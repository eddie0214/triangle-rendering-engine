==> flow/design.v <==
module triangle (clk, reset, nt, xi, yi, busy, po, xo, yo);
input clk, reset, nt;
input [2:0] xi, yi;
output busy, po;
output [2:0] xo, yo;
reg [2:0] xo,yo;
reg po;
wire ok;
reg [2:0] x1, x2, x3, y1, y2, y3;
reg [2:0]x_shift,y_shift;  
reg [2:0]x_shift2,y_shift2;
localparam S0=3'd0,S1=3'd1,S2=3'd2,S3=3'd3;
reg [1:0]next_state;
reg [1:0]present_state;
reg [1:0]cnt;
reg first;
wire [2:0]q12,r12,q23,r23;
wire [2:0]q_shift,r_shift,q_shift2,r_shift2;
wire [2:0]linex12,liney12,linex23,liney23;
assign linex12=(x2>x1)?x2-x1:x1-x2;
assign liney12=y2-y1;
assign liney23=y3-y2;
assign linex23=(x2>x3)?x2-x3:x3-x2;
reg algo12,algo23,algo13;
assign ok=(xo==x1 && (yo==y1 ||yo==y3) )?1: 	algo12&algo23&algo13;  
assign busy=(present_state==S1)? 1:0;
div L12(.din1(linex12),.din2(liney12),.q(q12),.r(r12));
div L23(.din1(linex23),.din2(liney23),.q(q23),.r(r23));
div shift(.din1(x_shift),.din2(y_shift),.q(q_shift),.r(r_shift));
div shift2(.din1(x_shift2),.din2(y_shift2),.q(q_shift2),.r(r_shift2));
always@(posedge clk)begin
	case(present_state)
		S0:
			if(nt==1)
				first<=1;
		S1:
			first<=0;
	endcase
end
always@(*)begin
	case(present_state)
		S0:
			begin
				xo=x1;
				yo=y1;
			end
		S1:
			if(x2>x1)begin
				xo=x1+x_shift;
				yo=y1+y_shift;
			end
			else	begin
				xo=x1-x_shift;
				yo=y1+y_shift;
			end
		default:begin
			xo=0;
			yo=0;
		end
		endcase
end
always@(*)begin
	if(x2>x1)begin
		if(xo==x1 ||q_shift< q12)
			algo12=1;
		else if(q_shift== q12 && r_shift>=r12)
			algo12=1;
		else
			algo12=0;
	end
	else	begin
		if(q_shift< q12)
			algo12=1;
		else if(q_shift==q12 )begin
			if(r_shift<=r12)
				algo12=1;
			else
				algo12=0;
		end
		else
			algo12=0;
	end
end
always@(*)begin
	if(x2>x1)begin
		if(xo>=x1)
			algo13=1;
		else
			algo13=0;
	end
	else	begin
		if(xo<=x1)
			algo13=1;
		else
			algo13=0;
	end
end
always@(*)begin
	if(x2>x1)begin
		if(yo<=y2)
			algo23=1;
		else if(q_shift2> q23 )
			algo23=1;
		else if(q_shift2==q23 && r_shift2>r23)
			algo23=1;
		else if(q_shift2==q23 & r_shift2==r23 &y_shift2<liney23)
			algo23=1;
		else
			algo23=0;
	end
	else	begin
		if(yo<=y2 || q_shift2>q23)
			algo23=1;
		else if(q_shift2 == q23 &&r_shift2>r23)
			algo23=1;
		else if(q_shift2==q23 &r_shift2==r23&y_shift2 <liney23)
			algo23=1;
		else
			algo23=0;
	end
end
always@(posedge clk)begin
	if(reset)
		present_state<=S0;
	else
		present_state <= next_state;
end
always@(*)begin
	if(reset)
		next_state=S0;
	else	begin
		case(present_state)
			S0:
				if(cnt==2)
					next_state=S1;
				else
					next_state=S0;
			S1:
				if(yo==y3)
					next_state=S0;
				else
					next_state=S1;
			default:
				next_state=S0;
		endcase
	end 
end
always@(*)begin
	if(reset)
		po=0;
	else begin
		case(present_state)
			S0:
				if(cnt==2)
					po=1;
				else
					po=0;
			S1:
					po=ok;
			default:
				po=0;
		endcase
	end
end
always@(posedge clk)begin
	if(reset)
		cnt<=0;
	else begin
		case(present_state)
			S0:
				if(first||nt)
					cnt<=cnt+1;
				else if(cnt==2)
					cnt<=0;
			S1:
				if(yo==y3 )
					cnt<=0;
				else
					cnt<=cnt;
			default:
				cnt<=cnt;
		endcase
	end
end
always@(posedge clk)begin
	if(reset)begin
		x1<=0;
		x2<=0;
		x3<=0;
		y1<=0;
		y2<=0;
		y3<=0;
	end
	else begin
		case(present_state)
			S0:begin
				if(cnt==0)begin
					x1<=xi;
					y1<=yi;
				end
				else if(cnt==1)begin
					x2<=xi;
					y2<=yi;
				end
				else if(cnt==2)begin
					x3<=xi;
					y3<=yi;
				end
			end
			default:begin
				x1<=x1;
				x2<=x2;
				x3<=x3;
				y1<=y1;
				y2<=y2;
				y3<=y3;
			end
		endcase
	end
end
always@(posedge clk)begin
	begin
		case(present_state)
			S0:
				if(x2>x1)
					x_shift<=0;
				else
					x_shift<=x1-x2;
			S1:
				if(x2>x1)begin
					if(x_shift==linex12)
						x_shift<=0;
					else
						x_shift<=x_shift+1;
				end
				else begin
					if(y_shift==y3-2 &&x_shift==0)
						x_shift<=0;
					else	if(x_shift==0)
						x_shift<=x1-x2;
					else
						x_shift<=x_shift-1;
				end
			default:
				x_shift<=x_shift;
		endcase
	end
end
always@(posedge clk)begin
	begin
		case(present_state)
			S0:
				y_shift<=1;
			S1:
				if(x2>x1)begin
					if(x_shift==linex12)
						y_shift<=y_shift+1;
					else
						y_shift<=y_shift;
				end
				else	begin
					if(x_shift==0)
						y_shift<=y_shift+1;
					else
						y_shift<=y_shift;
				end
			default:
				y_shift<=y_shift;
		endcase
	end
end
always@(posedge clk)begin
		case(present_state)
			S0:
				y_shift2<=1;  
			S1:
				if(x2>x1)begin
					if(y_shift==1)
						y_shift2<=0;
					else if(x_shift2==0)
						y_shift2<=y_shift2+1;
					else
						y_shift2<=y_shift2;
				end
				else	begin
					if(yo==y2)
							y_shift2<=1;
					else if(x_shift2==x1)
							y_shift2<=y_shift2+1;
				end
			default:
				y_shift2<=y_shift2;
		endcase
end
always@(posedge clk)begin
	begin
		case(present_state)
			S0:
				if(x2>x1)
					x_shift2<=linex12;
				else
					x_shift2<=0;
			S1:
				if(x2>x1)begin
					if(x_shift2==0)
						x_shift2<=linex12;
					else
						x_shift2<=x_shift2-1;
				end
				else
					if(x_shift2==x1)
						x_shift2<=0;
					else
						x_shift2<=x_shift2+1;
			default:
				x_shift2<=x_shift2;
		endcase
	end
end
endmodule
module div(
input [2:0]din1,
input [2:0]din2,
output reg [2:0]q,
output reg [2:0]r
);
always@(*)begin
	if(din2>din1)begin
		q=0;	r=din1;
	end
	else begin
		case(din2)
			0:	begin
				q=0;	r=0;
				end
			1:	begin
				q=din1;	r=0;
				end
			2:	begin
				q=din1[2:1];	r=din1[0];
				end
			3:
				if(din1==6)begin
					q=2;	r=0;
				end
				else	begin
					q=1;	r=din1-din2;
				end
			4:	begin
					q=1;	r=din1-din2;
				end
			5:
				begin
					q=1;	r=din1-din2;
				end
			6:	begin
					q=1;	r=0;
				end
			default:begin
				q=0;
				r=0;
			end
		endcase
	end
end
endmodule
From RTL to reports: triangle --
What the tools print for triangle, step after step. Lines are those of the file above, counted from 1. Cell names lack the library's common part. The mark - stands for no value.
Inputs: top module triangle, clock input clk, cell library sky130hd, timing corner tt_025C_1v80

Word level --
Source: Yosys, flattened and elaborated, memories not mapped. Widths are those after wreduce. Registers that Yosys merges into a memory's read port (data or address) are not register bits. Print and check cells do not count.
Bit counts: bits in registers 35, word-level cells 210
Operators by class: add/sub/neg operators 21, $lt $le $gt $ge 15, eq/ne operators 48, muxes and demuxes 79, bitwise gates (word level) 6, reductions and logical operators 28
Operators with widths (number):
- two-way mux 3 bit | 32
- equality test 3 bit (second input constant) | 16
- parallel mux 3 bit (select 4 bit) | 4
- parallel mux 3 bit (select 3 bit) | 4
- parallel mux 3 bit (select 2 bit) | 6
- subtractor 3 bit | 11
- equality test 3 x 32 -> 1 bit | 1
- equality test 3 bit | 9
- equality test 3 x 2 -> 1 bit (second input constant) | 8
- greater-than comparator 3 bit | 8
- two-way mux 1 bit | 22
- two-way mux 2 bit | 7
- adder 3 x 1 -> 3 bit (second input constant) | 4
- equality test 3 x 1 -> 1 bit (second input constant) | 4
- AND reduction 3 bit | 4
- OR reduction 3 bit | 4
- less-or-equal comparator 3 bit | 3
- inequality test 3 bit (second input constant) | 3
- OR reduction 2 bit | 4
- subtractor 3 x 1 -> 3 bit (second input constant) | 2
- adder 3 bit | 2
- >= comparator 3 bit | 2
- less-than comparator 3 bit | 2
- zero test 3 bit | 2
- parallel mux 1 bit (select 2 bit) | 3
- AND 1 bit | 4
- logical AND 1 bit | 4
- logical OR 1 bit | 4
Other operator kinds: 13; their cells: 18.

Longest topological paths --
Longest topological path by Yosys (ltp), each cell counted once; first at word level (registers and memories cut), then after technology mapping (sequential cells cut; the memories' decode and read muxes count).
Logic depth: word-level depth 19, ABC_AREA 0, gate-level depth with buffers 21, gate-level depth less buffers 20

Netlist --
The flow's flattened synthesis, as Yosys stat reports it; memories are mapped. The netlist is that of the ABC_AREA named above (0 if unset); the other value can give another one.
Mapped netlist: mapped cells 516, mapped area 4277.9 µm², area of sequential cells 830.8 µm², mapped flip-flops 35, buffers 14
Cell types:
- ha_1 | number 68, total area 850.816 µm²
- dfxtp_1 | number 22, total area 440.422 µm²
- edfxtp_1 | number 13, total area 390.374 µm²
- fa_1 | number 12, total area 240.23 µm²
- inv_1 | number 50, total area 187.68 µm²
- a21oi_1 | number 37, total area 185.178 µm²
- nand2_1 | number 40, total area 150.144 µm²
- nor2_1 | number 39, total area 146.39 µm²
- mux2i_1 | number 14, total area 140.134 µm²
- o21ai_0 | number 20, total area 100.096 µm²
- xor2_1 | number 10, total area 87.584 µm²
- a21o_1 | number 10, total area 75.072 µm²
- nand3_1 | number 15, total area 75.072 µm²
- nor3_1 | number 14, total area 70.067 µm²
- xnor2_1 | number 8, total area 70.067 µm²
- nand2b_1 | number 10, total area 62.56 µm²
- a22oi_1 | number 7, total area 52.55 µm²
- nor2b_1 | number 8, total area 50.048 µm²
Other cell types: 51; their cells: 119. The figures by module come from a second, unflattened synthesis with its own total; it is not the netlist above.
Second synthesis, totals: cell total of the unflattened synthesis 556, area (unflattened synthesis) 4585.6 µm²
Rows give one instance, submodules left out.
Modules:
- triangle | instances 1, cells 396, area 3364.5 µm²
- div | instances 4, cells 40, area 305.3 µm²

Timing after synthesis --
Source: OpenSTA report_checks on the synthesized netlist (no wires, ideal clock, input and output delay 20% of the period each), path of least setup slack; recovery checks are left aside. Register names are those of the netlist, which keeps one name where synthesis merged equal registers.
Path post-synthesis: kind register to output, start register x2[1], end output port po, period 7110 ps, time at the first pin 0 ps, arrival time 4502 ps, slack 1186 ps, delay of the path 4502 ps, stages 21, synthesis period reached 5924 ps
"delay of the path" is the arrival time less input delay plus setup time. A path that ends at an output port has no setup time. "stages": output pins that drive a net of the path, with the launching flip-flop's if there is one; two outputs of one cell count as two. "synthesis period reached" = period - worst setup slack (recovery checks aside). The figure is calculated, with input and output delays left at 20% of the set period. The rows between start and end are the longest chain of elaborated cells between them; the timing report does not say that the signal goes this way. Where chains are equally long, one stands for them. A line is the first line of the expression or statement that the cell stems from. Yosys adds cells for indexed reads and writes and turns some case tables into memories. At most two assigning lines are given for a register; there are more.
On the way, post-synthesis: cells stage by stage dfxtp_1 > inv_1 > ha_1 > and3_1 > a211oi_1 > mux2i_1 > inv_1 > ha_1 > nor2b_1 > o21ai_0 > nor2b_1 > nor3_1 > a21oi_1 > o21ai_0 > ha_1 > nand2b_1 > a211oi_1 > or4_1 > o2111ai_1 > a2bb2oi_1 > a2111oi_2, cells in the longest elaborated chain 19, elaborated cells on any way between the ends 66, classes of those cells 6 x add/sub; 11 x compare; 6 x eq/ne; 34 x mux; 4 x logic; 5 x reduce/logical
RTL lines, path post-synthesis:
- from (decl) | RTL line 9 | reg [2:0] x1, x2, x3, y1, y2, y3;
- from (assign) | RTL line 202 | x2<=xi;
- from (assign) | RTL line 212 | x2<=x2;
- greater-than comparator 3 bit | RTL line 23 | assign linex23=(x2>x3)?x2-x3:x3-x2;
- two-way mux 3 bit | RTL line 23
- subtractor 3 bit | RTL line 347 | q=1; r=din1-din2;
- two-way mux 3 bit | RTL line 343 | if(din1==6)begin
- parallel mux 3 bit (select 3 bit) | RTL line 332 | case(din2)
- two-way mux 3 bit | RTL line 328 | if(din2>din1)begin
- equality test 3 bit | RTL line 106 | else if(q_shift2==q23 & r_shift2==r23 &y_shift2<liney23)
- [... 4 more ...]
- two-way mux 1 bit | RTL line 102 | else if(q_shift2> q23 )
- two-way mux 1 bit | RTL line 100 | if(yo<=y2)
- two-way mux 1 bit | RTL line 99 | if(x2>x1)begin
- AND 1 bit (2 in a row) | RTL line 25 | assign ok=(xo==x1 && (yo==y1 ||yo==y3) )?1: algo12&algo23&algo13;
- two-way mux 1 bit | RTL line 25
- parallel mux 1 bit (select 2 bit) | RTL line 152 | case(present_state)
- two-way mux 1 bit | RTL line 149 | if(reset)
- to (decl) | RTL line 4 | output busy, po;

Worst path after layout --
From the final timing report of flow run 1: the path of least setup slack in the routed layout; clock arrival at registers is part of the times. The path's times are printed in steps of 10 ps; the period is the one set.
Path after layout: kind register to output, start register x2[1], end output port po, period 11500 ps, time at the first pin 280 ps, arrival time 5870 ps, slack 3330 ps, stages 22
The rows between start and end are the longest chain of elaborated cells between them; the timing report does not say that the signal goes this way. Where chains are equally long, one stands for them. At most two assigning lines are given for a register; there are more.
On the way, after layout: cells stage by stage dfxtp_1 > inv_1 > ha_1 > and3_1 > a211oi_1 > mux2i_1 > inv_1 > ha_1 > nor2b_1 > o21ai_0 > nor2b_1 > nor3_1 > a21oi_1 > o21ai_0 > ha_1 > nand2b_1 > a211oi_1 > or4_1 > o2111ai_1 > a2bb2oi_1 > a2111oi_2 > clkdlybuf4s50_1, cells in the longest elaborated chain 19, elaborated cells on any way between the ends 66, classes of those cells 6 x add/sub; 11 x compare; 6 x eq/ne; 34 x mux; 4 x logic; 5 x reduce/logical
RTL lines, path after layout:
- from (decl) | RTL line 9 | reg [2:0] x1, x2, x3, y1, y2, y3;
- from (assign) | RTL line 202 | x2<=xi;
- from (assign) | RTL line 212 | x2<=x2;
- greater-than comparator 3 bit | RTL line 23 | assign linex23=(x2>x3)?x2-x3:x3-x2;
- two-way mux 3 bit | RTL line 23
- subtractor 3 bit | RTL line 347 | q=1; r=din1-din2;
- two-way mux 3 bit | RTL line 343 | if(din1==6)begin
- parallel mux 3 bit (select 3 bit) | RTL line 332 | case(din2)
- two-way mux 3 bit | RTL line 328 | if(din2>din1)begin
- equality test 3 bit | RTL line 106 | else if(q_shift2==q23 & r_shift2==r23 &y_shift2<liney23)
- [... 4 more ...]
- two-way mux 1 bit | RTL line 102 | else if(q_shift2> q23 )
- two-way mux 1 bit | RTL line 100 | if(yo<=y2)
- two-way mux 1 bit | RTL line 99 | if(x2>x1)begin
- AND 1 bit (2 in a row) | RTL line 25 | assign ok=(xo==x1 && (yo==y1 ||yo==y3) )?1: algo12&algo23&algo13;
- two-way mux 1 bit | RTL line 25
- parallel mux 1 bit (select 2 bit) | RTL line 152 | case(present_state)
- two-way mux 1 bit | RTL line 149 | if(reset)
- to (decl) | RTL line 4 | output busy, po;

Memo
Re: implementation data of triangle

Design triangle on sky130hd. What follows are 2 stored runs of the flow, each under its own settings; their order means nothing. The constraints put input and output delay at 20% of the set period each and load the outputs with 0.01 pF.
"clock period achieved": clock period set for the run, less the worst setup slack. It is reckoned from that one timing run; input and output delays stay at 20% of the period that was set.
"time of the worst setup path": the worst setup path's part of the clock period (all of it between registers, 20% less for each end at a port) less its slack. A launch clock that arrives late makes it longer, a capture clock that arrives late makes it shorter.
"time of the worst setup path" is known to 10 ps.

[flow run 1] flow files
==> flow/run.sh <==
#!/bin/bash
# the make line also repeats the synthesis and layout settings of config.mk as NAME=value (left out here)
make -C /OpenROAD-flow-scripts/flow DESIGN_CONFIG=/design/flow/config.mk WORK_HOME=/design/flow/orfs CLKGATE_MAP_FILE= finish
==> flow/config.mk <==
export PLATFORM = sky130hd
export DESIGN_NAME = triangle
export DESIGN_NICKNAME = triangle
export VERILOG_FILES = /design/flow/design.v
export SDC_FILE = /design/flow/constraint.sdc
export NUM_CORES = 4
export LEC_CHECK = 0
export CAP_MARGIN = 20
export CORE_MARGIN = 2
export CORE_UTILIZATION = 40
export SLEW_MARGIN = 20
==> flow/constraint.sdc <==
create_clock -name core_clock -period 11.5 [get_ports {clk}]
set_input_delay 2.3000 -clock core_clock [delete_from_list [all_inputs] [get_ports {clk}]]
set_output_delay 2.3000 -clock core_clock [all_outputs]
set_load 0.01 [all_outputs]

[flow run 1] result: final setup TNS 0 ps; standard-cell area after routing 4640.7 µm²; Yosys chip area after synthesis 4277.9 µm²; smallest setup slack 3328 ps; time of the worst setup path 5870 ps; worst path kind register to output; clock period achieved 8172 ps; die outline area 11538.0 µm²

[flow run 2] flow files
==> flow/run.sh <==
#!/bin/bash
# the make line also repeats the synthesis and layout settings of config.mk as NAME=value (left out here)
make -C /OpenROAD-flow-scripts/flow DESIGN_CONFIG=/design/flow/config.mk WORK_HOME=/design/flow/orfs CLKGATE_MAP_FILE= finish
==> flow/config.mk <==
export PLATFORM = sky130hd
export DESIGN_NAME = triangle
export DESIGN_NICKNAME = triangle
export VERILOG_FILES = /design/flow/design.v
export SDC_FILE = /design/flow/constraint.sdc
export NUM_CORES = 4
export LEC_CHECK = 0
export CAP_MARGIN = 20
export CELL_PAD_IN_SITES_DETAIL_PLACEMENT = 2
export CORE_MARGIN = 7
export CORE_UTILIZATION = 34
export CTS_CLUSTER_DIAMETER = 272
export GPL_TIMING_DRIVEN = 0
export HOLD_SLACK_MARGIN = 0.2
export MAX_ROUTING_LAYER = met4
export MIN_ROUTING_LAYER = met2
export PLACE_DENSITY_LB_ADDON = 0.23
export SETUP_SLACK_MARGIN = 1.07
export SLEW_MARGIN = 20
==> flow/constraint.sdc <==
create_clock -name core_clock -period 5.02 [get_ports {clk}]
set_input_delay 1.0040 -clock core_clock [delete_from_list [all_inputs] [get_ports {clk}]]
set_output_delay 1.0040 -clock core_clock [all_outputs]
set_load 0.01 [all_outputs]

[flow run 2] result: final setup TNS -1023 ps; standard-cell area after routing 5773.0 µm²; Yosys chip area after synthesis 4277.9 µm²; smallest setup slack -1023 ps; time of the worst setup path 5040 ps; worst path kind register to output; clock period achieved 6043 ps; die outline area 15918.9 µm²
